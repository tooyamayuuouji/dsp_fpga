==> flow/design.v <==
module comb (
    input  wire              clk_i ,
    input  wire              rstn_i,
    input  wire              en_i  ,
    input  wire signed[21:0] data_i,
    output wire signed[21:0] data_o
);
localparam D = 5;
reg signed[21:0] reg_data[0:D-1];
integer i;
always @(posedge clk_i or negedge rstn_i) begin
    if(!rstn_i) begin
        for(i = 0; i < D; i = i + 1) begin
            reg_data[i] <= 'd0;
        end
    end else if(en_i) begin
        for(i = 0; i < D-1; i = i + 1) begin
            reg_data[i+1] <= reg_data[i];
        end
        reg_data[0] <= data_i;
    end
end
assign data_o = data_i - reg_data[D-1];
endmodule
module integrator (
    input  wire              clk_i  ,
    input  wire              rstn_i ,
    input  wire              en_i   ,
    input  wire signed[10:0] data_i ,  
    output wire              valid_o,
    output wire signed[21:0] data_o
);
wire signed[21:0] sxt_data = {{(22-11){data_i[10]}}, data_i};  
reg signed[21:0] reg_data0;
always @(posedge clk_i or negedge rstn_i) begin
    if(!rstn_i) begin
        reg_data0 <= 'd0;
    end else if(en_i) begin
        reg_data0 <= reg_data0 + sxt_data;
    end
end
assign data_o = reg_data0;
endmodule
module single_cic(
    input  wire              clk_i  ,
    input  wire              rstn_i ,
    input  wire              en_i   ,
    input  wire signed[10:0] data_i ,  
    output wire signed[21:0] data_o
);
wire signed[21:0] integrator__data_o;
reg reg_dff_en;
always @(posedge clk_i) begin
    reg_dff_en <= en_i;
end
integrator integrator_inst (
    .clk_i  (clk_i),
    .rstn_i (rstn_i),
    .en_i   (en_i),
    .data_i (data_i),  
    .valid_o(),
    .data_o (integrator__data_o)
);
comb comb_inst (
    .clk_i (clk_i),
    .rstn_i(rstn_i),
    .en_i  (reg_dff_en),
    .data_i(integrator__data_o),
    .data_o(data_o)
);
endmodule
* Reports on single_cic
The steps from the RTL of single_cic to its reports follow in flow order.
Lines are those of the file above, counted from 1.
Operators: Yosys type, input widths -> output width; for muxes data width and select width s.
Cell names lack the library's common part.
Not given: -
- Top module :: single_cic
- Clock input :: clk_i
- Library :: sky130hd
- Timing corner :: tt_025C_1v80

* Word-level counts
Counts by Yosys on the flattened word-level netlist (proc, flatten, opt, wreduce). Print and check cells are left out. Cells with the same type and inputs are merged into one.
- Add/sub/neg operators :: 2
** Operators with widths (count)
- $add 22x11->22 :: 1
- $sub 22x22->22 :: 1
- Bits of input ports :: 14
- Bits in registers :: 133
- Output and inout bits :: 22

* Depth
Yosys ltp: most cells in a row. Word level: on the elaborated netlist, between registers, memories and ports. Mapped: between sequential cells and ports; inverters and the memories' decode and read muxes count.
- Depth after elaboration :: 1
- ABC_AREA :: 0
- Mapped depth :: 11
- Depth with buffers taken out :: 11

* Synthesis result
Yosys stat after the flow's synthesis: flattened, memories mapped to cells. It holds for the ABC_AREA given above (unset counts as 0); a run with the other value may have another netlist.
- Mapped cells :: 623
- Mapped area :: 7000.5 sq um
- Flip-flops :: 133
** Cells by type
- dfrtp_1 :: count 132, total area 3.3E+03 sq um
- mux2_2 :: count 100, total area 1126.08 sq um
- ha_1 :: count 42, total area 525.504 sq um
- o21ai_0 :: count 42, total area 210.202 sq um
- xnor2_1 :: count 24, total area 210.202 sq um
- nand2_1 :: count 43, total area 161.405 sq um
- a21o_1 :: count 20, total area 150.144 sq um
- a21oi_1 :: count 28, total area 140.134 sq um
- inv_1 :: count 37, total area 138.883 sq um
- nor2_1 :: count 29, total area 108.854 sq um
- clkbuf_1 :: count 18, total area 67.565 sq um
- xor2_1 :: count 7, total area 61.309 sq um
- nand3_1 :: count 9, total area 45.043 sq um
- fa_1 :: count 2, total area 40.038 sq um
- nor2b_1 :: count 6, total area 37.536 sq um
- o21a_1 :: count 5, total area 37.536 sq um
- o21bai_1 :: count 5, total area 37.536 sq um
- nand2b_1 :: count 5, total area 31.28 sq um
Other cell types: 42; their cells: 69.
By module: a second synthesis without flattening, with its own total; a netlist apart from the flattened one above.
- Cell total of the unflattened synthesis :: 657
- Area total of the unflattened synthesis :: 7262.0 sq um
Each row is one instance without its submodules.
** By module
- comb :: cells 436, sequential area 2752.6 sq um, area 5236.3 sq um, instances 1
- integrator :: cells 220, sequential area 550.5 sq um, area 2005.7 sq um, instances 1
- single_cic :: cells 1, sequential area 20.0 sq um, area 20.0 sq um, instances 1

* Timing after synthesis
Source: OpenSTA report_checks on the synthesized netlist (no wires, ideal clock, input and output delay 20% of the period each), path of least setup slack; recovery checks are left aside. Register names are those of the netlist, which keeps one name where synthesis merged equal registers.
- Path type :: register to output
- Start point :: reg integrator_inst.reg_data0[0]
- End point :: out data_o[20]
- Path slack :: -70 ps
- Clock period :: 3210 ps
- Time at the first pin :: 0 ps
- Data arrival time :: 2638 ps
- Path delay :: 2638 ps
- Required time :: 2568 ps
- Stages :: 12
- Path buffers :: 0
- Period reached after synthesis :: 3280 ps
"path delay" = arrival - input delay + setup time.
At an output port there is no setup time.
"stages": output pins that drive a net of the path, with the launching flip-flop's if there is one; two outputs of one cell count as two.
"period reached after synthesis" is the clock period less the worst setup slack; recovery checks do not enter. This is arithmetic on one report: input and output delays are still those of the set period (20% each).
Between the ends stands the longest chain of elaborated cells between them, by number of cells; it is not shown to be the way that was timed. Of several equally long chains one is given.
Each line given opens the expression or statement behind the cell; cells for indexed reads and writes are added by Yosys, which also makes memories of some case tables.
- Cell sequence :: dfrtp_1 inv_1 ha_1 inv_1 fa_1 a211oi_1 o21ai_0 o311a_1 a21boi_1 nor2_1 o41a_1 xor2_1
- Cells in the longest elaborated chain :: 1
** RTL lines, path after synthesis
- start, declared :: RTL line 34 : reg signed[21:0] reg_data0;
- start, assigned :: RTL line 37 : reg_data0 <= 'd0;
- start, assigned :: RTL line 39 : reg_data0 <= reg_data0 + sxt_data;
- $sub 22x22->22 :: RTL line 23 : assign data_o = data_i - reg_data[D-1];
- end, declared :: RTL line 49 : output wire signed[21:0] data_o

* Path in the finished layout
Path of least setup slack in the final report of record 2 (OpenROAD, finished layout, wires in). Where an end is a register, its clock arrival counts in the times.
The path's times are printed in steps of 10 ps; the period is the one set.
- Path type :: register to output
- Start point :: reg integrator_inst.reg_data0[0]
- End point :: out data_o[20]
- Data arrival time :: 4140 ps
- Path slack :: 550 ps
- Path buffers :: 1
- Stages :: 13
- Required time :: 4690 ps
- Time at the first pin :: 530 ps
- Clock period :: 5860 ps
Between the ends stands the longest chain of elaborated cells between them, by number of cells; it is not shown to be the way that was timed. Of several equally long chains one is given.
- Cell sequence :: dfrtp_1 inv_1 ha_1 inv_1 fa_1 a211oi_1 o21ai_0 o311a_1 a21boi_1 nor2_1 o41a_1 xor2_1 clkdlybuf4s50_1
- Cells in the longest elaborated chain :: 1
** RTL lines, path after layout
- start, declared :: RTL line 34 : reg signed[21:0] reg_data0;
- start, assigned :: RTL line 37 : reg_data0 <= 'd0;
- start, assigned :: RTL line 39 : reg_data0 <= reg_data0 + sxt_data;
- $sub 22x22->22 :: RTL line 23 : assign data_o = data_i - reg_data[D-1];
- end, declared :: RTL line 49 : output wire signed[21:0] data_o

==> results <==
Top module single_cic; platform sky130hd; tools Yosys and OpenROAD; 2 stored runs in no particular order. Input and output delays are each 20% of the period that was set; the output load is 0.01 pF.
"reached clock period" means the clock period less the worst setup slack. The figure is calculated, with input and output delays left at 20% of the set period.
By "time used up by the worst setup path" is meant the share of the clock period that the worst setup path is allowed (20% is reserved at inputs, 20% at outputs), minus its slack. Clock arrival times at its registers enter into it.
"power" rests on the timing tool's default activity at the inputs, not on a simulated workload.
"time used up by the worst setup path" is known to 10 ps.

* Record 1
** Files
==> flow/run.sh <==
#!/bin/bash
# the make line also repeats the synthesis and layout settings of config.mk as NAME=value (left out here)
make -C /OpenROAD-flow-scripts/flow DESIGN_CONFIG=/design/flow/config.mk WORK_HOME=/design/flow/orfs CLKGATE_MAP_FILE= finish
==> flow/config.mk <==
export PLATFORM = sky130hd
export DESIGN_NAME = single_cic
export DESIGN_NICKNAME = single_cic
export VERILOG_FILES = /design/flow/design.v
export SDC_FILE = /design/flow/constraint.sdc
export NUM_CORES = 4
export LEC_CHECK = 0
export ABC_AREA = 1
export CAP_MARGIN = 20
export CORE_ASPECT_RATIO = 1.48
export CORE_MARGIN = 2
export CORE_UTILIZATION = 67
export CTS_CLUSTER_DIAMETER = 309
export CTS_CLUSTER_SIZE = 77
export MIN_ROUTING_LAYER = met2
export SLEW_MARGIN = 20
export TNS_END_PERCENT = 55
==> flow/constraint.sdc <==
create_clock -name core_clock -period 2.57 [get_ports {clk_i}]
set_input_delay 0.5140 -clock core_clock [delete_from_list [all_inputs] [get_ports {clk_i}]]
set_output_delay 0.5140 -clock core_clock [all_outputs]
set_load 0.01 [all_outputs]
** Results
No final report: routing broke off with GRT-0232.

* Record 2
** Files
==> flow/run.sh <==
#!/bin/bash
# the make line also repeats the synthesis and layout settings of config.mk as NAME=value (left out here)
make -C /OpenROAD-flow-scripts/flow DESIGN_CONFIG=/design/flow/config.mk WORK_HOME=/design/flow/orfs CLKGATE_MAP_FILE= finish
==> flow/config.mk <==
export PLATFORM = sky130hd
export DESIGN_NAME = single_cic
export DESIGN_NICKNAME = single_cic
export VERILOG_FILES = /design/flow/design.v
export SDC_FILE = /design/flow/constraint.sdc
export NUM_CORES = 4
export LEC_CHECK = 0
export CAP_MARGIN = 20
export CORE_MARGIN = 8
export CORE_UTILIZATION = 63
export CTS_CLUSTER_DIAMETER = 374
export MIN_ROUTING_LAYER = met1
export PLACE_DENSITY_LB_ADDON = 0.1
export SLEW_MARGIN = 20
==> flow/constraint.sdc <==
create_clock -name core_clock -period 5.86 [get_ports {clk_i}]
set_input_delay 1.1720 -clock core_clock [delete_from_list [all_inputs] [get_ports {clk_i}]]
set_output_delay 1.1720 -clock core_clock [all_outputs]
set_load 0.01 [all_outputs]
** Results
- Standard-cell area after routing :: 8069.0 sq um
- Post-layout utilization :: 74.4 %
- Power :: 0.005712 W
- Reached clock period :: 5313 ps
- Time used up by the worst setup path :: 4140 ps
- Critical path type :: register to output
- Worst hold slack after layout :: 475 ps
- Full die area :: 14740.4 sq um
- Chip area in the Yosys report :: 7000.5 sq um
- Post-route setup TNS :: 0 ps
- Worst setup slack after layout :: 547 ps
