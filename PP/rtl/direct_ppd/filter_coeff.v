==> flow/design.v <==
module filter_coeff(
    input  wire       clk_i          ,
    input  wire       rstn_i         ,
    input  wire       start_i        ,
    input  wire       change_i       ,
    output wire[10:0] filter_phase1_o,
    output wire[10:0] filter_phase2_o,
    output wire[10:0] filter_phase3_o,
    output wire[10:0] filter_phase4_o
);
reg[10:0] reg_filter[0:19];
reg[2:0] reg_cnt;
assign filter_phase1_o = reg_filter[0+reg_cnt*4];
assign filter_phase2_o = reg_filter[1+reg_cnt*4];
assign filter_phase3_o = reg_filter[2+reg_cnt*4];
assign filter_phase4_o = reg_filter[3+reg_cnt*4];
always @(posedge clk_i or negedge rstn_i) begin
    if(!rstn_i)
        reg_cnt <= 'd0;
    else if(start_i)
        reg_cnt <= 'd0;
    else if((reg_cnt == 3'd4) && (change_i))
        reg_cnt <= 'd0;
    else if(change_i)
        reg_cnt <= reg_cnt + 1'b1;
end
initial begin
    reg_filter[0]   = 11'h003;
    reg_filter[1]   = 11'h002;
    reg_filter[2]   = 11'hFFD;
    reg_filter[3]   = 11'hFF3;
    reg_filter[4]   = 11'hFE9;
    reg_filter[5]   = 11'hFF0;
    reg_filter[6]   = 11'h01A;
    reg_filter[7]   = 11'h066;
    reg_filter[8]   = 11'h0BD;
    reg_filter[9]   = 11'h0F7;
    reg_filter[10]  = 11'h0F7;
    reg_filter[11]  = 11'h0BD;
    reg_filter[12]  = 11'h066;
    reg_filter[13]  = 11'h01A;
    reg_filter[14]  = 11'hFF0;
    reg_filter[15]  = 11'hFE9;
    reg_filter[16]  = 11'hFF3;
    reg_filter[17]  = 11'hFFD;
    reg_filter[18]  = 11'h002;
    reg_filter[19]  = 11'h003;
end
endmodule
* Step by step through the tools: filter_coeff
The steps from the RTL of filter_coeff to its reports follow in flow order. Line numbers count from 1 in the design file above. Cell names lack the library's common part. A cell with -- has no value.
Design: top filter_coeff, clock clk_i, cell library sky130hd, corner tt_025C_1v80

* Word level
Yosys after proc, flatten, opt, wreduce and memory -nomap, before mapping. Memory bits, and registers merged into a memory's read port (data or address), are not among the register bits. Print and check cells are not counted. Equal cells are merged and count once. Memory sizes are those after Yosys's memory passes, which may raise the word count (mostly to a power of two), join words into wider ones and drop unused or constant bits.
Cells by class: $add $sub $neg 4, equality and inequality tests 1, muxes and demuxes 3, reductions and logical operators 2
Operator list (count):
- 2-bit by 5-bit adder with 5-bit output (first input constant) | 2
- 3-bit 2-to-1 mux | 3
- 1-bit by 5-bit adder with 5-bit output (first input constant) | 1
- 3-bit by 1-bit adder with 3-bit output (second input constant) | 1
- 3-bit == test (second input constant) | 1
- 3-bit nonzero test | 1
- 1-bit logical AND | 1
Storage and ports: register bits after elaboration 3, memory bits (read-only) 220, memories 1, bits of input ports 4, cells after elaboration 12
Memory list:
- reg_filter | words 20, width 11, rd ports 4, wr ports 0, RTL line 11 | reg[10:0] reg_filter[0:19];

* Longest topological paths
Longest topological path by Yosys (ltp), each cell counted once; first at word level (registers and memories cut), then after technology mapping (sequential cells cut; the memories' decode and read muxes count).
Depth: word-level depth 4, ABC_AREA 0, gate-level depth with buffers 5

* Netlist
The flow's flattened synthesis, as Yosys stat reports it; memories are mapped. The netlist is that of the ABC_AREA named above (0 if unset); the other value can give another one.
Mapped netlist: standard cells after synthesis 68, mapped area 514.2 um^2, area of sequential cells 75.1 um^2, mapped flip-flops 3, buffers 27
Cells by type:
- buf_4 | count 26, area in all 195.187 um^2
- ha_1 | count 7, area in all 87.584 um^2
- dfrtp_1 | count 3, area in all 75.072 um^2
- inv_1 | count 9, area in all 33.782 um^2
- nor2_1 | count 5, area in all 18.768 um^2
- a21oi_1 | count 3, area in all 15.014 um^2
- nand2_1 | count 4, area in all 15.014 um^2
- nand3_1 | count 3, area in all 15.014 um^2
- nand2b_1 | count 2, area in all 12.512 um^2
- buf_6 | count 1, area in all 11.261 um^2
- nand2_4 | count 1, area in all 11.261 um^2
- or2b_1 | count 1, area in all 7.507 um^2
- nor2b_1 | count 1, area in all 6.256 um^2
- or2_1 | count 1, area in all 6.256 um^2
- inv_2 | count 1, area in all 3.754 um^2

* Timing after synthesis
Source: OpenSTA report_checks on the synthesized netlist (no wires, ideal clock, input and output delay 20% of the period each), path of least setup slack; recovery checks are left aside. Register names are those of the netlist, which keeps one name where synthesis merged equal registers.
Path after synthesis: path type reg2out, start point register reg_cnt[0], end point output port filter_phase2_o[5], period 3490 ps, output delay 698 ps, data arrival time 1579 ps, required time 2792 ps, slack 1213 ps, path delay 1579 ps, stages on the path 6, period reached after synthesis 2277 ps
"path delay" is the arrival time less input delay plus setup time. A path that ends at an output port has no setup time. "stages on the path": output pins that drive a net of the path, with the launching flip-flop's if there is one; two outputs of one cell count as two. "period reached after synthesis" is the clock period less the worst setup slack; recovery checks do not enter. This is arithmetic on one report: input and output delays are still those of the set period (20% each). The rows between start and end are the longest chain of elaborated cells between them; the timing report does not say that the signal goes this way. Where chains are equally long, one stands for them. Each line given opens the expression or statement behind the cell; cells for indexed reads and writes are added by Yosys, which also makes memories of some case tables. A memory read counts as a cell of the chain, while the word-level depth stops at memories. At most two assigning lines are given for a register; there are more.
Between the ends, after synthesis: cell sequence dfrtp_1 -> inv_1 -> ha_1 -> nor2_1 -> inv_1 -> buf_4, cells in the longest elaborated chain 2, elaborated cells on any way between the ends 2, source lines of those cells 2
RTL lines, path after synthesis:
- start: declaration | RTL line 12 | reg[2:0] reg_cnt;
- start: assignment | RTL line 19 | reg_cnt <= 'd0;
- start: assignment | RTL line 25 | reg_cnt <= reg_cnt + 1'b1;
- 1-bit by 5-bit adder with 5-bit output | RTL line 14 | assign filter_phase2_o = reg_filter[1+reg_cnt*4];
- memory 20 x 11 bit | RTL line 11 | reg[10:0] reg_filter[0:19];
- end: declaration | RTL line 7 | output wire[10:0] filter_phase2_o,

* Timing after layout
Path of least setup slack in the final report of entry B (OpenROAD, finished layout, wires in). Where an end is a register, its clock arrival counts in the times. The report prints the path's times to 10 ps; the period is as set.
Path post-layout: path type reg2out, start point register reg_cnt[0], end point output port filter_phase1_o[1], period 1390 ps, output delay 280 ps, data arrival time 1410 ps, required time 1110 ps, slack -300 ps, stages on the path 6
The rows between start and end are the longest chain of elaborated cells between them; the timing report does not say that the signal goes this way. Where chains are equally long, one stands for them. A memory read counts as a cell of the chain, while the word-level depth stops at memories. At most two assigning lines are given for a register; there are more.
Between the ends, post-layout: cell sequence dfrtp_1 -> inv_2 -> ha_4 -> nor2b_4 -> inv_1 -> buf_2, cells in the longest elaborated chain 1, elaborated cells on any way between the ends 1, source lines of those cells 1
RTL lines, path post-layout:
- start: declaration | RTL line 12 | reg[2:0] reg_cnt;
- start: assignment | RTL line 19 | reg_cnt <= 'd0;
- start: assignment | RTL line 25 | reg_cnt <= reg_cnt + 1'b1;
- memory 20 x 11 bit | RTL line 11 | reg[10:0] reg_filter[0:19];
- end: declaration | RTL line 6 | output wire[10:0] filter_phase1_o,

Below are 2 stored runs of the flow (Yosys, OpenROAD; platform sky130hd) on filter_coeff, each with its settings and what was measured, unordered. Constraints: input delay and output delay 20% of the set period each, output load 0.01 pF.
"clock period reached" is the run's clock period less its worst setup slack. It is reckoned from that one timing run; input and output delays stay at 20% of the period that was set.
"worst path time": the worst setup path's part of the clock period (all of it between registers, 20% less for each end at a port) less its slack. A launch clock that arrives late makes it longer, a capture clock that arrives late makes it shorter.
"total power of the final layout" rests on the timing tool's default activity at the inputs, not on a simulated workload.
"worst path time" is known to 10 ps.

* Entry A | settings: period_ns 1.57; CORE_UTILIZATION 65; PLACE_DENSITY 0.86; GPL_TIMING_DRIVEN 1; GPL_ROUTABILITY_DRIVEN 1; MAX_ROUTING_LAYER met4; CAP_MARGIN 20; CORE_MARGIN 2; SLEW_MARGIN 20 | did not finish, floorplanning stopped with PDN-0185
* Entry B | settings: period_ns 1.39; CAP_MARGIN 20; CORE_MARGIN 2; CORE_UTILIZATION 40; SLEW_MARGIN 20 | results: total negative slack -7,445 ps; post-synthesis cell area 514.2 um^2; worst path time 1,410 ps; worst setup path type reg2out; standard-cell area after routing 1,072.3 um^2; total power of the final layout 0.7567 mW; worst slack on setup checks -301 ps; utilization 0.927; die area 1,588.4 um^2; clock period reached 1,691 ps
