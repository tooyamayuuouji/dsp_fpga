==> flow/design.v <==
module shift_reg(
    input  wire       clk_i   ,
    input  wire       rstn_i  ,
    input  wire       start_i ,  
    input  wire[10:0] x_i     ,
    output wire       phase_en_o,
    output wire[10:0] signal_phase1_o,
    output wire[10:0] signal_phase2_o,
    output wire[10:0] signal_phase3_o,
    output wire[10:0] signal_phase4_o
);
localparam PHASE_NUM = 4;
reg[2:0] reg_cnt;
reg[10:0] reg_shift[0:PHASE_NUM - 1];
assign phase_en_o = (reg_cnt == 'd3) ? 1'b1 : 1'b0;
assign signal_phase1_o = (phase_en_o == 1'b1) ? reg_shift[0] : 'd0;
assign signal_phase2_o = (phase_en_o == 1'b1) ? reg_shift[1] : 'd0;
assign signal_phase3_o = (phase_en_o == 1'b1) ? reg_shift[2] : 'd0;
assign signal_phase4_o = (phase_en_o == 1'b1) ? reg_shift[3] : 'd0;
always @(posedge clk_i or negedge rstn_i) begin
    if(!rstn_i)
        reg_cnt <= 'd0;
    else if(start_i)
        reg_cnt <= 'd3;
    else if(reg_cnt == 3'd3)
        reg_cnt <= 'd0;
    else
        reg_cnt <= reg_cnt + 1'b1;
end
integer i;
always @(posedge clk_i or negedge rstn_i) begin
    if(!rstn_i) begin
        for(i = 0; i < PHASE_NUM; i = i + 1) begin
            reg_shift[i] <= 'd0;
        end
    end else begin
            reg_shift[0] <= x_i;
            for(i = 0; i < PHASE_NUM - 1; i = i + 1) begin
                reg_shift[i+1] <= reg_shift[i];
            end
    end
end
endmodule
From RTL to reports: shift_reg
The steps from the RTL of shift_reg to its reports follow in flow order.
Lines are those of the file above, counted from 1.
Operators: Yosys type, input widths -> output width; for muxes data width and select width s.
Cell names lack the library's common part.
The mark -- stands for no value.
Inputs
  top: shift_reg
  clock port: clk_i
  cell library: sky130hd
  corner: tt_025C_1v80

Word-level counts
Yosys after proc, flatten, opt, wreduce and memory -nomap, before mapping. Enables and synchronous resets that opt folds into registers are not counted as muxes. Print and check cells are not counted. Equal cells are merged and count once.
Word-level totals
  flip-flop bits (word level): 47
  input bits: 14
  output and inout port bits: 45
  elaborated cells: 14
Cells by class
  $add $sub $neg: 1
  equality and inequality tests: 1
  muxes and demuxes: 7
Operators with widths (number)
  $mux 11: 4
  $mux 3: 2
  $add 3x1->3 const B: 1
  $eq 3x2->1 const B: 1
  $mux 1: 1

Depth
Depth = most cells in a row (Yosys ltp): at word level without a register or memory, in the mapped netlist without a sequential cell, where the memories' decode and read muxes count.
Depth
  depth in word-level cells: 3
  ABC_AREA: 0
  gate-level depth with buffers: 5

After synthesis
Yosys stat after the flow's synthesis: flattened, memories mapped to cells. It holds for the ABC_AREA given above (unset counts as 0); a run with the other value may have another netlist.
Synthesis totals
  standard cells after synthesis: 102
  chip area (Yosys): 1552.7 sq um
  area of sequential cells: 1176.1 sq um
  flip-flops: 47
Cell types
  dfrtp_1: number 47, area in all 1.18E+03 sq um
  and2_1: number 44, area in all 275.264 sq um
  buf_6: number 4, area in all 45.043 sq um
  o21bai_1: number 2, area in all 15.014 sq um
  nor2b_4: number 1, area in all 13.763 sq um
  ha_1: number 1, area in all 12.512 sq um
  nor3b_1: number 1, area in all 7.507 sq um
  clkbuf_1: number 1, area in all 3.754 sq um
  inv_1: number 1, area in all 3.754 sq um

Path before layout
Source: OpenSTA report_checks on the synthesized netlist (no wires, ideal clock, input and output delay 20% of the period each), path of least setup slack; recovery checks are left aside. Register names are those of the netlist, which keeps one name where synthesis merged equal registers.
Timing path after synthesis
  path type: flip-flop to output port
  start point: register reg_cnt[0]
  end point: output port signal_phase4_o[3]
  clock period: 1770 ps
  time at the first pin: 0 ps
  arrival time: 1108 ps
  path slack: 308 ps
  path delay: 1108 ps
  driving pins on the path: 6
  buffers on the path: 2
  synthesis period reached: 1462 ps
"path delay" = arrival - input delay + setup time.
At an output port there is no setup time.
"driving pins on the path": output pins that drive a net of the path, with the launching flip-flop's if there is one; two outputs of one cell count as two.
"synthesis period reached" = period - worst setup slack (recovery checks aside). The figure is calculated, with input and output delays left at 20% of the set period.
The rows between start and end are the longest chain of elaborated cells between them; the timing report does not say that the signal goes this way. Where chains are equally long, one stands for them.
A line is the first line of the expression or statement that the cell stems from. Yosys adds cells for indexed reads and writes and turns some case tables into memories.
At most two assigning lines are given for a register; there are more.
On the way, after synthesis
  cells stage by stage: dfrtp_1 ha_1 nor2b_4 buf_6 buf_6 and2_1
  length of the longest elaborated chain: 3
  elaborated cells between the ends (all ways): 3
  those cells by class: eq/ne: 1; mux: 2
Ends and longest elaborated chain, after synthesis
  start: declaration: line 13  | reg[2:0] reg_cnt;
  start: assignment: line 22  | reg_cnt <= 'd0;
  start: assignment: line 28  | reg_cnt <= reg_cnt + 1'b1;
  $eq 3x2->1: line 15  | assign phase_en_o = (reg_cnt == 'd3) ? 1'b1 : 1'b0;
  $mux 1: line 15
  $mux 11: line 19  | assign signal_phase4_o = (phase_en_o == 1'b1) ? reg_shift[3] : 'd0;
  end: declaration: line 10  | output wire[10:0] signal_phase4_o

Worst path after layout
Path of least setup slack in the final report of flow run B (OpenROAD, finished layout, wires in). Where an end is a register, its clock arrival counts in the times.
The path's times are printed in steps of 10 ps; the period is the one set.
Timing path post-layout
  path type: flip-flop to output port
  start point: register reg_cnt[0]
  end point: output port signal_phase2_o[9]
  clock period: 1190 ps
  time at the first pin: 280 ps
  arrival time: 1630 ps
  path slack: -680 ps
  driving pins on the path: 8
  buffers on the path: 4
The rows between start and end are the longest chain of elaborated cells between them; the timing report does not say that the signal goes this way. Where chains are equally long, one stands for them.
At most two assigning lines are given for a register; there are more.
On the way, post-layout
  cells stage by stage: dfrtp_1 ha_2 nor2b_4 buf_6 buf_12 clkbuf_16 and2_4 buf_6
  length of the longest elaborated chain: 3
  elaborated cells between the ends (all ways): 3
  those cells by class: eq/ne: 1; mux: 2
Ends and longest elaborated chain, post-layout
  start: declaration: line 13  | reg[2:0] reg_cnt;
  start: assignment: line 22  | reg_cnt <= 'd0;
  start: assignment: line 28  | reg_cnt <= reg_cnt + 1'b1;
  $eq 3x2->1: line 15  | assign phase_en_o = (reg_cnt == 'd3) ? 1'b1 : 1'b0;
  $mux 1: line 15
  $mux 11: line 17  | assign signal_phase2_o = (phase_en_o == 1'b1) ? reg_shift[1] : 'd0;
  end: declaration: line 8  | output wire[10:0] signal_phase2_o,

Flow measurements of shift_reg on sky130hd: 2 stored runs with different settings, listed in no order. Input and output delays are each 20% of the period that was set; the output load is 0.01 pF.
"achieved period" = clock period - worst setup slack. The figure is calculated, with input and output delays left at 20% of the set period.
"worst setup path time" means the part of the period allowed to the worst setup path (the constraints hold back 20% at inputs and 20% at outputs) less its slack; where the path has registers, the arrival times of their clocks count too.
"worst setup path time" is given in steps of 10 ps.

==> flow run A: settings <==
{ "period_ns": 0.962, "CORE_UTILIZATION": 68, "SETUP_SLACK_MARGIN": 0.28, "PLACE_DENSITY_LB_ADDON": 0.2, "CORE_ASPECT_RATIO": 1.48, "CORE_MARGIN": 8, "CELL_PAD_IN_SITES_GLOBAL_PLACEMENT": 1, "CELL_PAD_IN_SITES_DETAIL_PLACEMENT": 0, "ABC_AREA": 1, "GPL_ROUTABILITY_DRIVEN": 1, "CTS_CLUSTER_SIZE": 49, "CAP_MARGIN": 20, "SLEW_MARGIN": 20 }
==> flow run A: results <==
did not finish, placement stopped with FLW-0024

==> flow run B: settings <==
{ "period_ns": 1.19, "CORE_UTILIZATION": 20, "SETUP_SLACK_MARGIN": -0.01, "TNS_END_PERCENT": 45, "ABC_AREA": 0, "CTS_CLUSTER_DIAMETER": 59, "CAP_MARGIN": 35, "CORE_MARGIN": 2, "SLEW_MARGIN": 20 }
==> flow run B: results <==
area of the die: 8484.2 sq um
chip area in the Yosys report: 1552.7 sq um
utilization: 0.372
smallest setup slack: -678 ps
smallest hold slack: 380 ps
worst setup path time: 1630 ps
worst setup path kind: flip-flop to output port
achieved period: 1868 ps
total negative setup slack: -29161 ps
